==> flow/design.v <==
`timescale 1ns / 1ps
module controller(
    input clk,
    input chip_en,
    input rst,
    input x_done,
    input h_gate_done,
    input b_done,
    input i_done,
    input f_done,
    input c_done,
    input memory_gate_done,
    input memory_net_done,
    output reg mux_mult_sel = 0,
    output reg mux_acc_sel = 0,
    output reg mux_c_gate_sel = 0,
    output reg mux_c_tanh_sel = 0,
    output reg start_gate = 0,
    output reg start_net = 0
    );
       parameter S0  = 4'b0000;
       parameter S1  = 4'b0001;
       parameter S2  = 4'b0010;
       parameter S3  = 4'b0011;
       parameter S4  = 4'b0100;
       parameter S5  = 4'b0101;
       parameter S6  = 4'b0110;
       parameter S7  = 4'b0111;
       parameter S8  = 4'b1000;
       reg [3:0] present_state = S0;
       reg [3:0] next_state = S0;
       always @(posedge clk) begin
           if (rst) 
               present_state <= S0;
           else
               present_state <= next_state;
       end
       always @(*) begin
             case (present_state)
                S0 : begin
                     mux_mult_sel <= 0;
                     mux_acc_sel <= 0;
                     mux_c_gate_sel <= 0;
                     mux_c_tanh_sel <= 0;
                     start_gate <= 0;
                     start_net <= 0; 
                     if (chip_en) begin
                         mux_mult_sel <= 0;
                         mux_acc_sel <= 1;
                         mux_c_gate_sel <= 0;
                         mux_c_tanh_sel <= 0;
                         start_gate <= 1;
                         start_net <= 0;      
                         next_state <= S1;
                     end
                     else
                         next_state <= S0;
                end
                S1 : begin
                     mux_mult_sel <= 0;
                     mux_acc_sel <= 1;
                     mux_c_gate_sel <= 0;
                     mux_c_tanh_sel <= 0;
                     start_gate <= 0;
                     start_net <= 0; 
                   if (b_done) begin
                        mux_mult_sel <= 0;
                        mux_acc_sel <= 0;
                        mux_c_gate_sel <= 0;
                        mux_c_tanh_sel <= 0;
                        start_gate <= 0;
                        start_net <= 0;
                        next_state <= S2;
                   end   
                   else
                      next_state <= S1;
                end
                S2 : begin
                    mux_mult_sel <= 0;
                    mux_acc_sel <= 0;
                    mux_c_gate_sel <= 0;
                    mux_c_tanh_sel <= 0;
                    start_gate <= 0;
                    start_net <= 0;
                   if (x_done) begin
                       mux_mult_sel <= 1;
                       mux_acc_sel <= 0;
                       mux_c_gate_sel <= 0;
                       mux_c_tanh_sel <= 0;
                       start_gate <= 0;
                       start_net <= 0;
                       next_state <= S3;
                   end   
                   else
                      next_state <= S2;
                end
                S3 : begin
                   mux_mult_sel <= 1;
                   mux_acc_sel <= 0;
                   mux_c_gate_sel <= 0;
                   mux_c_tanh_sel <= 0;
                   start_gate <= 0;
                   start_net <= 0;
                   if (h_gate_done) begin
                      mux_mult_sel <= 0;
                      mux_acc_sel <= 1;
                      mux_c_gate_sel <= 0;
                      mux_c_tanh_sel <= 0;
                      start_gate <= 0;
                      start_net <= 0;
                      next_state <= S4;
                  end
                   else if (memory_gate_done) begin
                     mux_mult_sel <= 0;
                     mux_acc_sel <= 0;
                     mux_c_gate_sel <= 0;
                     mux_c_tanh_sel <= 1;
                     start_gate <= 0;
                     start_net <= 1;
                     next_state <= S5;
                   end
                   else
                      next_state <= S3;
                end
                S4 : begin
                  mux_mult_sel <= 0;
                  mux_acc_sel <= 1;
                  mux_c_gate_sel <= 0;
                  mux_c_tanh_sel <= 0;
                  start_gate <= 0;
                  start_net <= 0;
                   if (b_done) begin
                     mux_mult_sel <= 0;
                     mux_acc_sel <= 0;
                     mux_c_gate_sel <= 0;
                     mux_c_tanh_sel <= 0;
                     start_gate <= 0;
                     start_net <= 0;
                     next_state <= S2;
                  end
                   else
                      next_state <= S4;
                end
                S5 : begin
                     mux_mult_sel <= 0;
                     mux_acc_sel <= 0;
                     mux_c_gate_sel <= 0;
                     mux_c_tanh_sel <= 1;
                     start_gate <= 0;
                     start_net <= 0;
                   if (f_done) begin
                       mux_mult_sel <= 0;
                       mux_acc_sel <= 0;
                       mux_c_gate_sel <= 0;
                       mux_c_tanh_sel <= 0;
                       start_gate <= 0;
                       start_net <= 0;
                       next_state <= S6;
                      end
                   else
                      next_state <= S5;
                end
                S6 : begin
                   mux_mult_sel <= 0;
                   mux_acc_sel <= 0;
                   mux_c_gate_sel <= 0;
                   mux_c_tanh_sel <= 0;
                   start_gate <= 0;
                   start_net <= 0;
                   if (i_done) begin
                      mux_mult_sel <= 0;
                      mux_acc_sel <= 0;
                      mux_c_gate_sel <= 0;
                      mux_c_tanh_sel <= 0;
                      start_gate <= 0;
                      start_net <= 0;
                      next_state <= S7;
                  end
                   else
                      next_state <= S6;
                end
                S7 : begin
                  mux_mult_sel <= 0;
                  mux_acc_sel <= 0;
                  mux_c_gate_sel <= 0;
                  mux_c_tanh_sel <= 0;
                  start_gate <= 0;
                  start_net <= 0;
                   if (c_done) begin
                     mux_mult_sel <= 0;
                     mux_acc_sel <= 0;
                     mux_c_gate_sel <= 0;
                     mux_c_tanh_sel <= 1;
                     start_gate <= 0;
                     start_net <= 0;
                      next_state <= S8;
                  end
                   else if (memory_net_done) begin
                        mux_mult_sel <= 0;
                        mux_acc_sel <= 0;
                        mux_c_gate_sel <= 0;
                        mux_c_tanh_sel <= 0;
                        start_gate <= 0;
                        start_net <= 0;
                        next_state <= S0;
                      end
                   else
                      next_state <= S7;
                end
                S8 : begin
                     mux_mult_sel <= 0;
                     mux_acc_sel <= 0;
                     mux_c_gate_sel <= 0;
                     mux_c_tanh_sel <= 1;
                     start_gate <= 0;
                     start_net <= 0;
                   if (f_done) begin
                        mux_mult_sel <= 0;
                        mux_acc_sel <= 0;
                        mux_c_gate_sel <= 0;
                        mux_c_tanh_sel <= 0;
                        start_gate <= 0;
                        start_net <= 0;
                        next_state <= S6;
                    end
                   else
                      next_state <= S8;
                end
                default : begin
                     mux_mult_sel <= 0;
                     mux_acc_sel <= 0;
                     mux_c_gate_sel <= 0;
                     mux_c_tanh_sel <= 0;
                     start_gate <= 0;
                     start_net <= 0; 
                     next_state <= S0;
                end
             endcase
        end
endmodule				
# Step by step through the tools: controller
# The steps from the RTL of controller to its reports follow in flow order.
# Lines are those of the file above, counted from 1.
# Operators: Yosys type, input widths -> output width; for muxes data width and select width s.
# Cell names lack the library's common part.
# Not given: --
# inputs
top,controller
clk_port,clk
lib,sky130hd
lib_corner,tt_025C_1v80

# Elaborated design
# Source: Yosys, flattened and elaborated, memories not mapped. Widths are those after wreduce; folded enables and synchronous resets count as part of the registers. Registers that Yosys merges into a memory's read port (data or address) are not register bits. Print and check cells do not count.
# bits
output_inout_bits,6
ff_bits,4
elab_cells,39
inputBits,11
# op_classes
eq_ne,8
mux,27
n_reduce_logical,3
# ops
cell,n
$pmux 4 s9,1
$eq 4x3->1 const B,4
$mux 1,15
$mux 3,4
$eq 4x2->1 const B,2
$mux 4,2
$pmux 1 s3,2
$reduce_or 2->1,2
$eq 4x1->1 const B,1
$eq 4x4->1 const B,1
$logic_not 4->1,1
$mux 2,2
$pmux 1 s2,1

# Logic depth
# Depth = most cells in a row (Yosys ltp): at word level without a register or memory, in the mapped netlist without a sequential cell, where the memories' decode and read muxes count.
# depth
depth_word,3
abc_area,1
depth_mapped,7

# Netlist
# The flow's flattened synthesis, as Yosys stat reports it; memories are mapped. The netlist is that of the ABC_AREA named above (0 if unset); the other value can give another one.
# by_type
type,n,type_area_um2
dfxtp_1,4,80.077
nand3_1,15,75.072
nand2_1,19,71.318
inv_1,14,52.55
nor2_1,14,52.55
a21oi_1,3,15.014
nor2_2,2,12.512
nor2_4,1,11.261
nand3_2,1,10.01
buf_4,1,7.507
nand3b_1,1,7.507
nor3_1,1,5.005
o21ai_0,1,5.005
conb_1,1,3.754
# synth_totals
cell_count,78
seq_area_um2,80.1
ff_cells,4
n_buf,1
yosys_area_um2,409.1

# Worst setup path after synthesis
# OpenSTA on the mapped netlist: ideal clock, no wires. The path of least setup slack (recovery checks aside). Input and output delay are each 20% of the period. Register names are those of the netlist, which keeps one name where synthesis merged equal registers.
# synth_path
path_kind,reg2out
startpoint,register present_state[2]
endpoint,output mux_c_tanh_sel
driving_pins,6
path_delay_ps,996
period_ps,3130
output_delay_ps,626
t_arrival_ps,996
slack_ps,1508
period_less_setup_slack_ps,1622
# "path_delay_ps" = arrival - input delay + setup time.
# A path that ends at an output port has no setup time.
# "driving_pins": output pins that drive a net of the path, with the launching flip-flop's if there is one; two outputs of one cell count as two.
# "period_less_setup_slack_ps" is the clock period less the worst setup slack; recovery checks do not enter. This is arithmetic on one report: input and output delays are still those of the set period (20% each).
# Between the ends stands the longest chain of elaborated cells between them, by number of cells; it is not shown to be the way that was timed. Of several equally long chains one is given.
# A line is the first line of the expression or statement that the cell stems from. Yosys adds cells for indexed reads and writes and turns some case tables into memories.
# synth_via
cell_sequence,dfxtp_1 > nor2_2 > inv_1 > nor2_1 > nand3_1 > nand3_1
elab_chain_len,3
cone_cells,6
lines_between,1
classes_between,eq/ne (4); mux (1); reduce/logical (1)
# synth_lines
item,line_no,rtl
from (decl),30,reg [3:0] present_state = S0;
from (assign),34,present_state <= S0;
from (assign),36,present_state <= next_state;
$eq 4x4->1,39,case (present_state)
$reduce_or 2->1,--,
$pmux 1 s3,39,
to (decl),17,"output reg mux_c_tanh_sel = 0,"

# Timing after layout
# Path of least setup slack in the final report of run 2 (OpenROAD, finished layout, wires in). Where an end is a register, its clock arrival counts in the times.
# The path's times are printed in steps of 10 ps; the period is the one set.
# layout_path
path_kind,in2out
startpoint,input memory_gate_done
endpoint,output mux_c_tanh_sel
slack_ps,130
t_arrival_ps,1310
driving_pins,5
output_delay_ps,360
period_ps,1800
# Between the ends stands the longest chain of elaborated cells between them, by number of cells; it is not shown to be the way that was timed. Of several equally long chains one is given.
# layout_via
cell_sequence,clkdlybuf4s50_1 > nand3_1 > buf_4 > nand3_1 > buf_2
elab_chain_len,3
cone_cells,3
lines_between,3
classes_between,mux (3)
# layout_lines
item,line_no,rtl
from (decl),12,"input memory_gate_done,"
$mux 1,113,else if (memory_gate_done) begin
$mux 1,104,if (h_gate_done) begin
$pmux 1 s3,39,case (present_state)
to (decl),17,"output reg mux_c_tanh_sel = 0,"

# Flow measurements of controller on sky130hd: 2 stored runs with different settings, listed in no order. Input and output delays are each 20% of the period that was set; the output load is 0.01 pF.
# "achievedPeriod_ps" is the run's clock period less its worst setup slack. It is reckoned from that one timing run; input and output delays stay at 20% of the period that was set.
# "timing.worst_path_ps" = time allowed to the worst setup path (clock period - input delay - output delay, where it has them) - its slack; a late launch clock adds to it, a late capture clock takes from it.
# By "power.total_mw" is meant OpenSTA's value without simulated activity: inputs other than the clock are taken to toggle once in ten clock periods, and the tool carries that through the logic.
# "timing.worst_path_ps" is known to 10 ps.
# Among the settings, n/a means not set for that run.
# A result given as n/a is not shown for that run.
run,period_ns,CORE_UTILIZATION,PLACE_DENSITY_LB_ADDON,HOLD_SLACK_MARGIN,CELL_PAD_IN_SITES_GLOBAL_PLACEMENT,CELL_PAD_IN_SITES_DETAIL_PLACEMENT,ABC_AREA,CTS_CLUSTER_SIZE,CTS_CLUSTER_DIAMETER,SLEW_MARGIN,CAP_MARGIN,CORE_MARGIN,SETUP_SLACK_MARGIN,CORE_ASPECT_RATIO,TNS_END_PERCENT,GPL_ROUTABILITY_DRIVEN,synthArea_um2,dieArea_um2,final_stdcell_area_um2,finish.utilization_pct,ws_setup_ps,timing.setup.tns_ps,hold_ws_ps,power.total_mw,achievedPeriod_ps,timing.worst_path_ps,critical_path_type
run 1,2.46,69,0.21,-0.1,0,2,0,47,155,40,20,2,n/a,n/a,n/a,n/a,n/a,n/a,n/a,n/a,n/a,n/a,n/a,n/a,n/a,n/a,n/a
run 2,1.8,20,0.1,0.07,0,n/a,1,30,270,20,20,2,0.08,1.81,45,0,409.1,2439.7,748.2,37.8,131,0,695,0.3475,1669,950,in2out
# Run 1: not finished: floorplanning ended with error PDN-0185
